==> flow/design.v <==
module top(
    input wire [1:0] key_n,
    output wire [7:0] led,
    input wire [3:0] dip_switch,
    output wire [12:0] dram_addr,
    inout wire [15:0] dram_dq,
    output wire [1:0] dram_ba,
    output wire [1:0] dram_dqm,
    output wire dram_ras_n,
    output wire dram_cas_n,
    output wire dram_cke,
    output wire dram_clk,
    output wire dram_we_n,
    output wire dram_cs_n,
    output wire i2c_sclk,
    inout wire i2c_sdat,
    input wire gpio_0_in0,
    inout wire gpio_00,
    input wire gpio_0_in1,
    inout wire gpio_01,
    inout wire gpio_02,
    inout wire gpio_03,
    inout wire gpio_04,
    inout wire gpio_05,
    inout wire gpio_06,
    inout wire gpio_07,
    inout wire gpio_08,
    inout wire gpio_09,
    inout wire gpio_010,
    inout wire gpio_011,
    inout wire gpio_012,
    inout wire gpio_013,
    inout wire gpio_014,
    inout wire gpio_015,
    inout wire gpio_016,
    inout wire gpio_017,
    inout wire gpio_018,
    inout wire gpio_019,
    inout wire gpio_020,
    inout wire gpio_021,
    inout wire gpio_022,
    inout wire gpio_023,
    inout wire gpio_024,
    inout wire gpio_025,
    inout wire gpio_026,
    inout wire gpio_027,
    inout wire gpio_028,
    inout wire gpio_029,
    inout wire gpio_030,
    inout wire gpio_031,
    inout wire gpio_032,
    inout wire gpio_033,
    input wire gpio_1_in0,
    inout wire gpio_10,
    input wire gpio_1_in1,
    inout wire gpio_11,
    inout wire gpio_12,
    inout wire gpio_13,
    inout wire gpio_14,
    inout wire gpio_15,
    inout wire gpio_16,
    inout wire gpio_17,
    inout wire gpio_18,
    inout wire gpio_19,
    inout wire gpio_110,
    inout wire gpio_111,
    inout wire gpio_112,
    inout wire gpio_113,
    inout wire gpio_114,
    inout wire gpio_115,
    inout wire gpio_116,
    inout wire gpio_117,
    inout wire gpio_118,
    inout wire gpio_119,
    inout wire gpio_120,
    inout wire gpio_121,
    inout wire gpio_122,
    inout wire gpio_123,
    inout wire gpio_124,
    inout wire gpio_125,
    inout wire gpio_126,
    inout wire gpio_127,
    inout wire gpio_128,
    inout wire gpio_129,
    inout wire gpio_130,
    inout wire gpio_131,
    inout wire gpio_132,
    inout wire gpio_133,
    inout wire [12:0] gpio_2,
    input wire [2:0] gpio_2_in,
    output wire adc_cs_n,
    output wire adc_saddr,
    input wire adc_sdat,
    output wire adc_sclk,
    input wire g_sensor_int,
    output wire g_sensor_cs_n,
    input wire clock_50
);
    assign dram_addr = 'z;
    assign dram_dq = 'z;
    assign dram_ba = 'z;
    assign dram_dqm = 'z;
    assign dram_ras_n = 'z;
    assign dram_cas_n = 'z;
    assign dram_cke = 'z;
    assign dram_clk = 'z;
    assign dram_we_n = 'z;
    assign dram_cs_n = 1;
    assign i2c_sclk = 'z;
    assign i2c_sdat = 'z;
    assign gpio_00 = 'z;
    assign gpio_01 = 'z;
    assign gpio_02 = 'z;
    assign gpio_03 = 'z;
    assign gpio_04 = 'z;
    assign gpio_05 = 'z;
    assign gpio_06 = 'z;
    assign gpio_07 = 'z;
    assign gpio_08 = 'z;
    assign gpio_09 = 'z;
    assign gpio_010 = 'z;
    assign gpio_011 = 'z;
    assign gpio_012 = 'z;
    assign gpio_013 = 'z;
    assign gpio_014 = 'z;
    assign gpio_015 = 'z;
    assign gpio_016 = 'z;
    assign gpio_017 = 'z;
    assign gpio_018 = 'z;
    assign gpio_019 = 'z;
    assign gpio_020 = 'z;
    assign gpio_021 = 'z;
    assign gpio_022 = 'z;
    assign gpio_023 = 'z;
    assign gpio_024 = 'z;
    assign gpio_025 = 'z;
    assign gpio_026 = 'z;
    assign gpio_027 = 'z;
    assign gpio_028 = 'z;
    assign gpio_029 = 'z;
    assign gpio_030 = 'z;
    assign gpio_031 = 'z;
    assign gpio_032 = 'z;
    assign gpio_033 = 'z;
    assign gpio_10 = 'z;
    assign gpio_11 = 'z;
    assign gpio_12 = 'z;
    assign gpio_13 = 'z;
    assign gpio_14 = 'z;
    assign gpio_15 = 'z;
    assign gpio_16 = 'z;
    assign gpio_17 = 'z;
    assign gpio_18 = 'z;
    assign gpio_19 = 'z;
    assign gpio_110 = 'z;
    assign gpio_111 = 'z;
    assign gpio_112 = 'z;
    assign gpio_113 = 'z;
    assign gpio_114 = 'z;
    assign gpio_115 = 'z;
    assign gpio_116 = 'z;
    assign gpio_117 = 'z;
    assign gpio_118 = 'z;
    assign gpio_119 = 'z;
    assign gpio_120 = 'z;
    assign gpio_121 = 'z;
    assign gpio_122 = 'z;
    assign gpio_123 = 'z;
    assign gpio_124 = 'z;
    assign gpio_125 = 'z;
    assign gpio_126 = 'z;
    assign gpio_127 = 'z;
    assign gpio_128 = 'z;
    assign gpio_129 = 'z;
    assign gpio_130 = 'z;
    assign gpio_131 = 'z;
    assign gpio_132 = 'z;
    assign gpio_133 = 'z;
    assign gpio_2 = 'z;
    assign adc_cs_n = 1;
    assign adc_saddr = 'z;
    assign adc_sclk = 'z;
    assign g_sensor_cs_n = 1;
    wire logic [1:0] key = ~key_n;
    shifter sh(.key, .led, .clock_50);
endmodule
module shifter(
    input wire [1:0] key,
    output wire [7:0] led,
    input wire clock_50
);
    var bit [7:0] count = 0;
    assign led = count;
    var bit down = 0;
    always @(posedge clock_50) begin
        if (down) begin
            if (key == 2'b00) begin
                down <= 0;
            end
        end else begin
            unique case (key)
                2'b11: begin
                    down <= 1;
                end
                2'b10: begin
                    down <= 1;
                    count <= {count[6:0], 1'b0};
                end
                2'b01: begin
                    down <= 1;
                    count <= {count[6:0], 1'b1};
                end
                default: begin end
            endcase
        end
    end
endmodule
# Tool chain data of top
# What the tools print for top, step after step.
# Lines are those of the file above, counted from 1.
# Operators carry their Yosys type and port widths (W data, S select, Z words).
# A cell with - has no value.
# setup
top_module,top
clock_port,clock_50
cell_library,sky130hd
pvt_corner,tt_025C_1v80

# Elaborated design
# Yosys after proc, flatten, opt, wreduce and memory -nomap, before mapping. Memory bits, and registers merged into a memory's read port (data or address), are not among the register bits. Print and check cells are not counted. Equal cells are merged and count once.
# bits
in_bits,16
clocked_rd_ports_x_width,0
latch_bits,0
n_memories,0
ff_bits,9
ramBits,0
rom_bits,0
elab_cells,15
output_inout_bits,134
# classes
shift,0
bitwise,2
n_cmp,0
n_mul,0
n_mux,4
reduce_logical,4
eq_ne,3
addsub,0
div_mod_pow,0
# op_table
operator,count
$pmux W8 S2,1
$eq A2 B2 Y1 const B,2
$reduce_or A3 Y1,1
$mux W1,3
$eq A2 B1 Y1 const B,1
$not A2 Y2,1
$logic_not A2 Y1,1
$reduce_and A2 Y1,1
$reduce_bool A2 Y1,1
$not A1 Y1,1

# Longest topological paths
# Yosys ltp: most cells in a row. Word level: on the elaborated netlist, between registers, memories and ports. Mapped: between sequential cells and ports; inverters and the memories' decode and read muxes count.
# logic_depth
ltp_word,5
abc_area,0
mapped_depth,3
depth_no_buf,3

# Netlist
# Yosys stat after the flow's synthesis: flattened, memories mapped to cells. It holds for the ABC_AREA given above (unset counts as 0); a run with the other value may have another netlist.
# by_type
cell_type,count
sky130_fd_sc_hd__buf_4,126
sky130_fd_sc_hd__edfxtp_1,8
sky130_fd_sc_hd__ha_1,2
sky130_fd_sc_hd__dfxtp_1,1
sky130_fd_sc_hd__conb_1,2
sky130_fd_sc_hd__inv_1,2
sky130_fd_sc_hd__nor2_1,1
# synth_totals
flip_flops,9
buffers,126
synth_area_um2,1249.9
cell_count,142
# The figures by module come from a second, unflattened synthesis with its own total; it is not the netlist above.
# unflattened
cells_unflattened,145
hier_area_um2,1271.2
# Each row is one instance without its submodules.
# modules
module,cells,instances,mod_area_um2
top,130,1,960.9
shifter,15,1,310.3

# Worst setup path after synthesis
# Path of least setup slack by OpenSTA after synthesis, without wires, with an ideal clock, recovery checks aside; 20% of the period is set as input and as output delay. Where synthesis merged equal registers, the netlist keeps one of their names.
# synth_timing
kind,input to register
startpoint,input key_n[0]
endpoint,register sh.count[0]
stages,3
path_delay_ns,1.055
tclk_ns,1.36
setup_slack_ns,0.032
path_buffers,0
arrival_time_ns,0.957
input_delay_ns,0.272
synth_period_reached_ns,1.328
# "path_delay_ns" is the arrival time less input delay plus setup time.
# "stages": output pins that drive a net of the path, with the launching flip-flop's if there is one; two outputs of one cell count as two.
# "synth_period_reached_ns" = period - worst setup slack (recovery checks aside). The figure is calculated, with input and output delays left at 20% of the set period.
# Between the ends stands the longest chain of elaborated cells between them, by number of cells; it is not shown to be the way that was timed. Of several equally long chains one is given.
# A line is the first line of the expression or statement that the cell stems from. Yosys adds cells for indexed reads and writes and turns some case tables into memories.
# The path ends at the enable pin of a flip-flop; only ways to that pin are counted.
# synth_via
cell_sequence,sky130_fd_sc_hd__inv_1 > sky130_fd_sc_hd__ha_1 > sky130_fd_sc_hd__nor2_1
elab_chain_cells,4
cells_between,5
cone_lines,2
classes_between,eq/ne: 2; logic: 1; reduce/logical: 2
# synth_lines
element,line_no,rtl
from (decl),2,"input wire [1:0] key_n,"
$not A2 Y2,184,wire logic [1:0] key = ~key_n;
$eq A2 B2 Y1,201,unique case (key)
$reduce_bool A2 Y1,-,
$reduce_and A2 Y1,-,
to (assign),207,"count <= {count[6:0], 1'b0};"
to (assign),211,"count <= {count[6:0], 1'b1};"
to (decl),192,var bit [7:0] count = 0;

# Timing after layout
# Path of least setup slack in the final report of entry A (OpenROAD, finished layout, wires in). Where an end is a register, its clock arrival counts in the times.
# layout_timing
kind,input to register
startpoint,input key_n[1]
endpoint,register sh.count[2]
arrival_time_ns,1.24
setup_slack_ns,0.09
path_buffers,2
stages,4
tclk_ns,1.36
input_delay_ns,0.27
# Between the ends stands the longest chain of elaborated cells between them, by number of cells; it is not shown to be the way that was timed. Of several equally long chains one is given.
# The path ends at the enable pin of a flip-flop; only ways to that pin are counted.
# layout_via
cell_sequence,sky130_fd_sc_hd__clkdlybuf4s50_1 > sky130_fd_sc_hd__ha_1 > sky130_fd_sc_hd__nor2_2 > sky130_fd_sc_hd__buf_6
elab_chain_cells,4
cells_between,5
cone_lines,2
classes_between,eq/ne: 2; logic: 1; reduce/logical: 2
# layout_lines
element,line_no,rtl
from (decl),2,"input wire [1:0] key_n,"
$not A2 Y2,184,wire logic [1:0] key = ~key_n;
$eq A2 B2 Y1,201,unique case (key)
$reduce_bool A2 Y1,-,
$reduce_and A2 Y1,-,
to (assign),207,"count <= {count[6:0], 1'b0};"
to (assign),211,"count <= {count[6:0], 1'b1};"
to (decl),192,var bit [7:0] count = 0;

# Flow measurements of top on sky130hd: 2 stored runs with different settings, listed in no order. Input and output delays are each 20% of the period that was set; the output load is 0.01 pF.
# "achieved_clock_period_ns" = clock period - worst setup slack. The figure is calculated, with input and output delays left at 20% of the set period.
# Among the settings, . means not set for that run.
# Among the results, . means that no value is shown for the run.
run,period_ns,CORE_UTILIZATION,SETUP_SLACK_MARGIN,CELL_PAD_IN_SITES_GLOBAL_PLACEMENT,ABC_AREA,GPL_ROUTABILITY_DRIVEN,MIN_ROUTING_LAYER,MAX_ROUTING_LAYER,CAP_MARGIN,CORE_MARGIN,SLEW_MARGIN,PLACE_DENSITY_LB_ADDON,HOLD_SLACK_MARGIN,CORE_ASPECT_RATIO,CELL_PAD_IN_SITES_DETAIL_PLACEMENT,TNS_END_PERCENT,GPL_TIMING_DRIVEN,CTS_CLUSTER_DIAMETER,achieved_clock_period_ns,fin_tns_ns,post_synth_area_um2,setup_worst_slack_ns,design_die_area_um2,utilization_frac,holdWs_ns,finalCellArea_um2
entry A,1.36,42,0.07,1,0,1,met1,met5,20,2,20,.,.,.,.,.,.,.,1.274,0.000,1249.9,0.086,3428.7,0.337,0.446,937.1
entry B,1.31,70,0.04,1,1,.,met2,.,20,2,25,0.01,0.16,1.1,2,85,1,174,.,.,.,.,.,.,.,.
# Entry B: not finished: placement ended with error FLW-0024
